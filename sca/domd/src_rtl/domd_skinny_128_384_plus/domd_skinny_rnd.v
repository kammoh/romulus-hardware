==> flow/design.v <==
module domd_sbox8 ( 
                   so,
                   si, r, en, clk
                   ) ;
   parameter d = 10;
   output [8*d+7:0] so;
   input [8*d+7:0]  si;
   input [8*d*(d+1)/2-1:0] r;
   input [3:0]             en;
   input                   clk;
   wire [d:0]              bi [7:0];
   wire [d:0]              bo [7:0];
   wire [d:0]              a  [7:0];
   genvar                  i;
   generate
      for (i = 0; i < 8; i = i + 1) begin : unpack_input
         assign bi[i] = si[(d+1)*i+d:(d+1)*i];   
      end
   endgenerate
   domd_sbox8_cfn_fr #(d) b764 (a[0],bi[7],bi[6],bi[4],r[1*d*(d+1)/2-1:0*d*(d+1)/2],clk,en[0]);
   domd_sbox8_cfn_fr #(d) b320 (a[1],bi[3],bi[2],bi[0],r[2*d*(d+1)/2-1:1*d*(d+1)/2],clk,en[0]);
   domd_sbox8_cfn_fr #(d) b216 (a[2],bi[2],bi[1],bi[6],r[3*d*(d+1)/2-1:2*d*(d+1)/2],clk,en[0]);
   domd_sbox8_cfn_fr #(d) b015 (a[3],a [0],a [1],bi[5],r[4*d*(d+1)/2-1:3*d*(d+1)/2],clk,en[1]);
   domd_sbox8_cfn_fr #(d) b131 (a[4],a [1],bi[3],bi[1],r[5*d*(d+1)/2-1:4*d*(d+1)/2],clk,en[1]);
   domd_sbox8_cfn_fr #(d) b237 (a[5],a [2],a [3],bi[7],r[6*d*(d+1)/2-1:5*d*(d+1)/2],clk,en[2]);
   domd_sbox8_cfn_fr #(d) b303 (a[6],a [3],a [0],bi[3],r[7*d*(d+1)/2-1:6*d*(d+1)/2],clk,en[2]);
   domd_sbox8_cfn_fr #(d) b422 (a[7],a [4],a [5],bi[2],r[8*d*(d+1)/2-1:7*d*(d+1)/2],clk,en[3]);
   assign bo[6] = a[0];
   assign bo[5] = a[1];
   assign bo[2] = a[2];
   assign bo[7] = a[3];
   assign bo[3] = a[4];
   assign bo[1] = a[5];
   assign bo[4] = a[6];
   assign bo[0] = a[7];
   assign so = {bo[7],bo[6],bo[5],bo[4],bo[3],bo[2],bo[1],bo[0]};   
endmodule  
module domd_sbox8_cfn_fr ( 
                          f,
                          a, b, z, r, clk, en
                          ) ;
   parameter d = 10;
   output [d:0]          f;
   input [d:0]           a, b, z;
   input [d*(d+1)/2-1:0] r;   
   input                 clk, en;
   genvar                i,j;   
   reg [d:0]             g [d:0];
   wire [d:0]            x,y;
   assign x = {a[d:1],~a[0]};
   assign y = {b[d:1],~b[0]};
   generate
      for (i = 0; i <= d; i = i + 1) begin : nl_shares_matrix_out
         for (j = 0; j <= d; j = j + 1) begin : nl_shares_matrix_in
            always @ (posedge clk) begin
               if (en) begin
                  if (i == j) begin
                     g[i][j] <= (x[i] & y[j]) ^ z[i];
                  end
                  else if (j > i) begin
                     g[i][j] <= (x[i] & y[i]) ^ r[i+j*(j-1)/2];
                  end
                  else begin
                     g[i][j] <= (x[i] & y[i]) ^ r[j+i*(i-1)/2];
                  end
               end      
            end  
         end  
      end  
   endgenerate
   generate
      for (i = 0; i <= d; i = i + 1) begin : integration
         assign f[i] = ^g[i];    
      end
   endgenerate
endmodule  
---- Reports on domd_sbox8 ----
The steps from the RTL of domd_sbox8 to its reports follow in flow order.
Lines are those of the file above, counted from 1.
A cell with - has no value.
inputs
  top module .............................. domd_sbox8
  clock ................................... clk
  cell library ............................ sky130hd
  timing corner ........................... tt_025C_1v80

---- After elaboration ----
Source: Yosys, flattened and elaborated. Widths are those after wreduce; folded enables and synchronous resets count as part of the registers. Registers that Yosys merges into a memory's read port (data or address) are not register bits. Print and check cells do not count. Equal cells are merged and count once.
operators by class
  bitwise logic cells ..................... 1067
  reduce/logical cells .................... 88
operators with widths
  cell                  number
  1-bit XOR             968
  11-bit XOR reduction  88
  1-bit AND             88
  1-bit inverter        11
word-level totals
  bits of input ports ..................... 533
  flip-flop bits (word level) ............. 968
  cells after elaboration ................. 2123

---- Depth ----
Yosys ltp: most cells in a row. Word level: on the elaborated netlist, between registers, memories and ports. Mapped: between sequential cells and ports; inverters and the memories' decode and read muxes count.
logic depth
  depth in word-level cells ............... 4
  ABC_AREA ................................ 0
  depth in mapped cells ................... 6

---- Synthesis result ----
Source: synth_stat.txt of the flow (Yosys; design flattened, memories mapped). It holds for the ABC_AREA given above (unset counts as 0); a run with the other value may have another netlist.
The area totals of this step are shown rounded.
cells by type
  cell type                  number  area in all (um^2)
  sky130_fd_sc_hd__edfxtp_1  968     2.91E+04
  sky130_fd_sc_hd__xnor2_1   1547    1.35E+04
  sky130_fd_sc_hd__xnor3_1   64      1.44E+03
  sky130_fd_sc_hd__xor2_1    149     1.31E+03
  sky130_fd_sc_hd__buf_6     42      472.954
  sky130_fd_sc_hd__nand2_1   82      307.795
  sky130_fd_sc_hd__xnor2_2   10      162.656
  sky130_fd_sc_hd__xor2_2    10      162.656
  sky130_fd_sc_hd__buf_1     33      123.869
  sky130_fd_sc_hd__buf_4     11      82.579
  sky130_fd_sc_hd__xnor3_2   2       47.546
  sky130_fd_sc_hd__buf_12    2       40.038
  sky130_fd_sc_hd__inv_1     5       18.768
  sky130_fd_sc_hd__nand2b_4  1       13.763
  sky130_fd_sc_hd__nor2_1    3       11.261
  sky130_fd_sc_hd__nor2_4    1       11.261
  sky130_fd_sc_hd__nand2_2   1       6.256
synthesis totals
  sequential area ......................... 29070 um^2
  cells in the netlist .................... 2931
  flip-flop cells ......................... 968
  cell area after synthesis ............... 46820 um^2
By module: a second synthesis without flattening, with its own total; a netlist apart from the flattened one above.
unflattened totals
  cell total of the unflattened synthesis .. 2904
  area (unflattened synthesis) ............ 46460 um^2
Each row is one instance without its submodules.
modules
  module                     times used  cells  area (um^2)  sequential area (um^2)
  domd_sbox8_cfn_fr #(d=10)  8           363    5808         3633
  domd_sbox8                 1           0      0.0          0.0

---- Timing after synthesis ----
Source: OpenSTA report_checks on the synthesized netlist (no wires, ideal clock, input and output delay 20% of the period each), path of least setup slack; recovery checks are left aside. Register names are those of the netlist, which keeps one name where synthesis merged equal registers.
timing path after synthesis
  path type ............................... reg2reg
  from .................................... register b320.g[0][2]
  to ...................................... register b015.g[0][0]
  delay of the path ....................... 1880 ps
  clock period ............................ 2410 ps
  arrival time ............................ 1622 ps
  slack ................................... 531 ps
  launch time at the first pin ............ 0 ps
  stages on the path ...................... 7
  library setup time ...................... 258 ps
  synthesis period reached ................ 1879 ps
"delay of the path" is the arrival time less input delay plus setup time.
"stages on the path": output pins that drive a net of the path, with the launching flip-flop's if there is one; two outputs of one cell count as two.
"synthesis period reached" is the clock period less the worst setup slack; recovery checks do not enter. This is arithmetic on one report: input and output delays are still those of the set period (20% each).
The rows between start and end are the longest chain of elaborated cells between them; the timing report does not say that the signal goes this way. Where chains are equally long, one stands for them.
Each line given opens the expression or statement behind the cell; cells for indexed reads and writes are added by Yosys, which also makes memories of some case tables.
A register here has more assigning lines than the two given.
between the ends, after synthesis
  path through ............................ sky130_fd_sc_hd__edfxtp_1 -> sky130_fd_sc_hd__xnor2_1 -> sky130_fd_sc_hd__xnor2_1 -> sky130_fd_sc_hd__xnor3_2 -> sky130_fd_sc_hd__nand2b_4 -> sky130_fd_sc_hd__buf_12 -> sky130_fd_sc_hd__xnor2_2
  cells in the longest elaborated chain ... 4
  elaborated cells on any way between the ends .. 4
RTL lines, path after synthesis
  item                  line  text
  start, declared       48    reg [d:0]             g [d:0];
  start, assigned       58    g[i][j] <= (x[i] & y[j]) ^ z[i];
  start, assigned       61    g[i][j] <= (x[i] & y[i]) ^ r[i+j*(j-1)/2];
  11-bit XOR reduction  73    assign f[i] = ^g[i];
  1-bit inverter        51    assign y = {b[d:1],~b[0]};
  1-bit AND             58
  1-bit XOR             58
  end, assigned         58
  end, assigned         61
  end, declared         48
Some nets on the timed path still bear RTL names; the line given drives or declares the net.
named nets, after synthesis
  net     line
  so[55]  73

---- Timing after layout ----
Path of least setup slack in the final report of run A (OpenROAD, finished layout, wires in). Where an end is a register, its clock arrival counts in the times.
The report prints the path's times to 10 ps; the period is as set.
timing path after layout
  path type ............................... reg2out
  from .................................... register b015.g[0][3]
  to ...................................... output so[77]
  clock period ............................ 2040 ps
  arrival time ............................ 2220 ps
  stages on the path ...................... 6
  launch time at the first pin ............ 700 ps
  slack ................................... -590 ps
The rows between start and end are the longest chain of elaborated cells between them; the timing report does not say that the signal goes this way. Where chains are equally long, one stands for them.
A register here has more assigning lines than the two given.
between the ends, after layout
  path through ............................ sky130_fd_sc_hd__edfxtp_1 -> sky130_fd_sc_hd__xor2_2 -> sky130_fd_sc_hd__xnor2_2 -> sky130_fd_sc_hd__xnor3_1 -> sky130_fd_sc_hd__inv_2 -> sky130_fd_sc_hd__buf_6
  cells in the longest elaborated chain ... 1
  elaborated cells on any way between the ends .. 1
RTL lines, path after layout
  item                  line  text
  start, declared       48    reg [d:0]             g [d:0];
  start, assigned       58    g[i][j] <= (x[i] & y[j]) ^ z[i];
  start, assigned       61    g[i][j] <= (x[i] & y[i]) ^ r[i+j*(j-1)/2];
  11-bit XOR reduction  73    assign f[i] = ^g[i];
  end, declared         6     output [8*d+7:0] so;

Module domd_sbox8, platform sky130hd: 2 stored runs of the flow (Yosys, OpenROAD) with differing settings, in no particular order. Input and output delays are each 20% of the period that was set; the output load is 0.01 pF.
"period reached" = clock period - worst setup slack. The figure is calculated, with input and output delays left at 20% of the set period.
Measured values are rounded.

======== run A ========
==> flow/run.sh <==
#!/bin/bash
# the make line also repeats the synthesis and layout settings of config.mk as NAME=value (left out here)
make -C /OpenROAD-flow-scripts/flow DESIGN_CONFIG=/design/flow/config.mk WORK_HOME=/design/flow/orfs CLKGATE_MAP_FILE= finish
==> flow/config.mk <==
export PLATFORM = sky130hd
export DESIGN_NAME = domd_sbox8
export DESIGN_NICKNAME = domd_sbox8
export VERILOG_FILES = /design/flow/design.v
export SDC_FILE = /design/flow/constraint.sdc
export NUM_CORES = 4
export LEC_CHECK = 0
export ABC_AREA = 0
export CAP_MARGIN = 10
export CELL_PAD_IN_SITES_GLOBAL_PLACEMENT = 2
export CORE_MARGIN = 3
export CORE_UTILIZATION = 34
export CTS_CLUSTER_SIZE = 27
export PLACE_DENSITY_LB_ADDON = 0.28
export SETUP_SLACK_MARGIN = -0.09
export SLEW_MARGIN = 10
export TNS_END_PERCENT = 25
==> flow/constraint.sdc <==
create_clock -name core_clock -period 2.04 [get_ports {clk}]
set_input_delay 0.4080 -clock core_clock [delete_from_list [all_inputs] [get_ports {clk}]]
set_output_delay 0.4080 -clock core_clock [all_outputs]
set_load 0.01 [all_outputs]

-------- measured, run A --------
  synthesis area .......................... 46820 um^2
  area of the die ......................... 142200 um^2
  standard-cell area of the final layout .. 62640 um^2
  utilization after routing ............... 0.46
  worst setup slack after layout .......... -588 ps
  setup total negative slack .............. -84780 ps
  lowest hold slack ....................... 79 ps
  period reached .......................... 2628 ps

======== run B ========
==> flow/run.sh <==
#!/bin/bash
# the make line also repeats the synthesis and layout settings of config.mk as NAME=value (left out here)
make -C /OpenROAD-flow-scripts/flow DESIGN_CONFIG=/design/flow/config.mk WORK_HOME=/design/flow/orfs CLKGATE_MAP_FILE= finish
==> flow/config.mk <==
export PLATFORM = sky130hd
export DESIGN_NAME = domd_sbox8
export DESIGN_NICKNAME = domd_sbox8
export VERILOG_FILES = /design/flow/design.v
export SDC_FILE = /design/flow/constraint.sdc
export NUM_CORES = 4
export LEC_CHECK = 0
export CAP_MARGIN = 20
export CORE_ASPECT_RATIO = 1.86
export CORE_MARGIN = 4
export CORE_UTILIZATION = 55
export CTS_CLUSTER_DIAMETER = 332
export GPL_ROUTABILITY_DRIVEN = 0
export MAX_ROUTING_LAYER = met4
export PLACE_DENSITY_LB_ADDON = 0.02
export SETUP_SLACK_MARGIN = 0.1
export SLEW_MARGIN = 20
==> flow/constraint.sdc <==
create_clock -name core_clock -period 1.29 [get_ports {clk}]
set_input_delay 0.2580 -clock core_clock [delete_from_list [all_inputs] [get_ports {clk}]]
set_output_delay 0.2580 -clock core_clock [all_outputs]
set_load 0.01 [all_outputs]

-------- measured, run B --------
  synthesis area .......................... 46820 um^2
  area of the die ......................... 90100 um^2
  standard-cell area of the final layout .. 63100 um^2
  utilization after routing ............... 0.75
  worst setup slack after layout .......... -1158 ps
  setup total negative slack .............. -572400 ps
  lowest hold slack ....................... 253 ps
  period reached .......................... 2448 ps
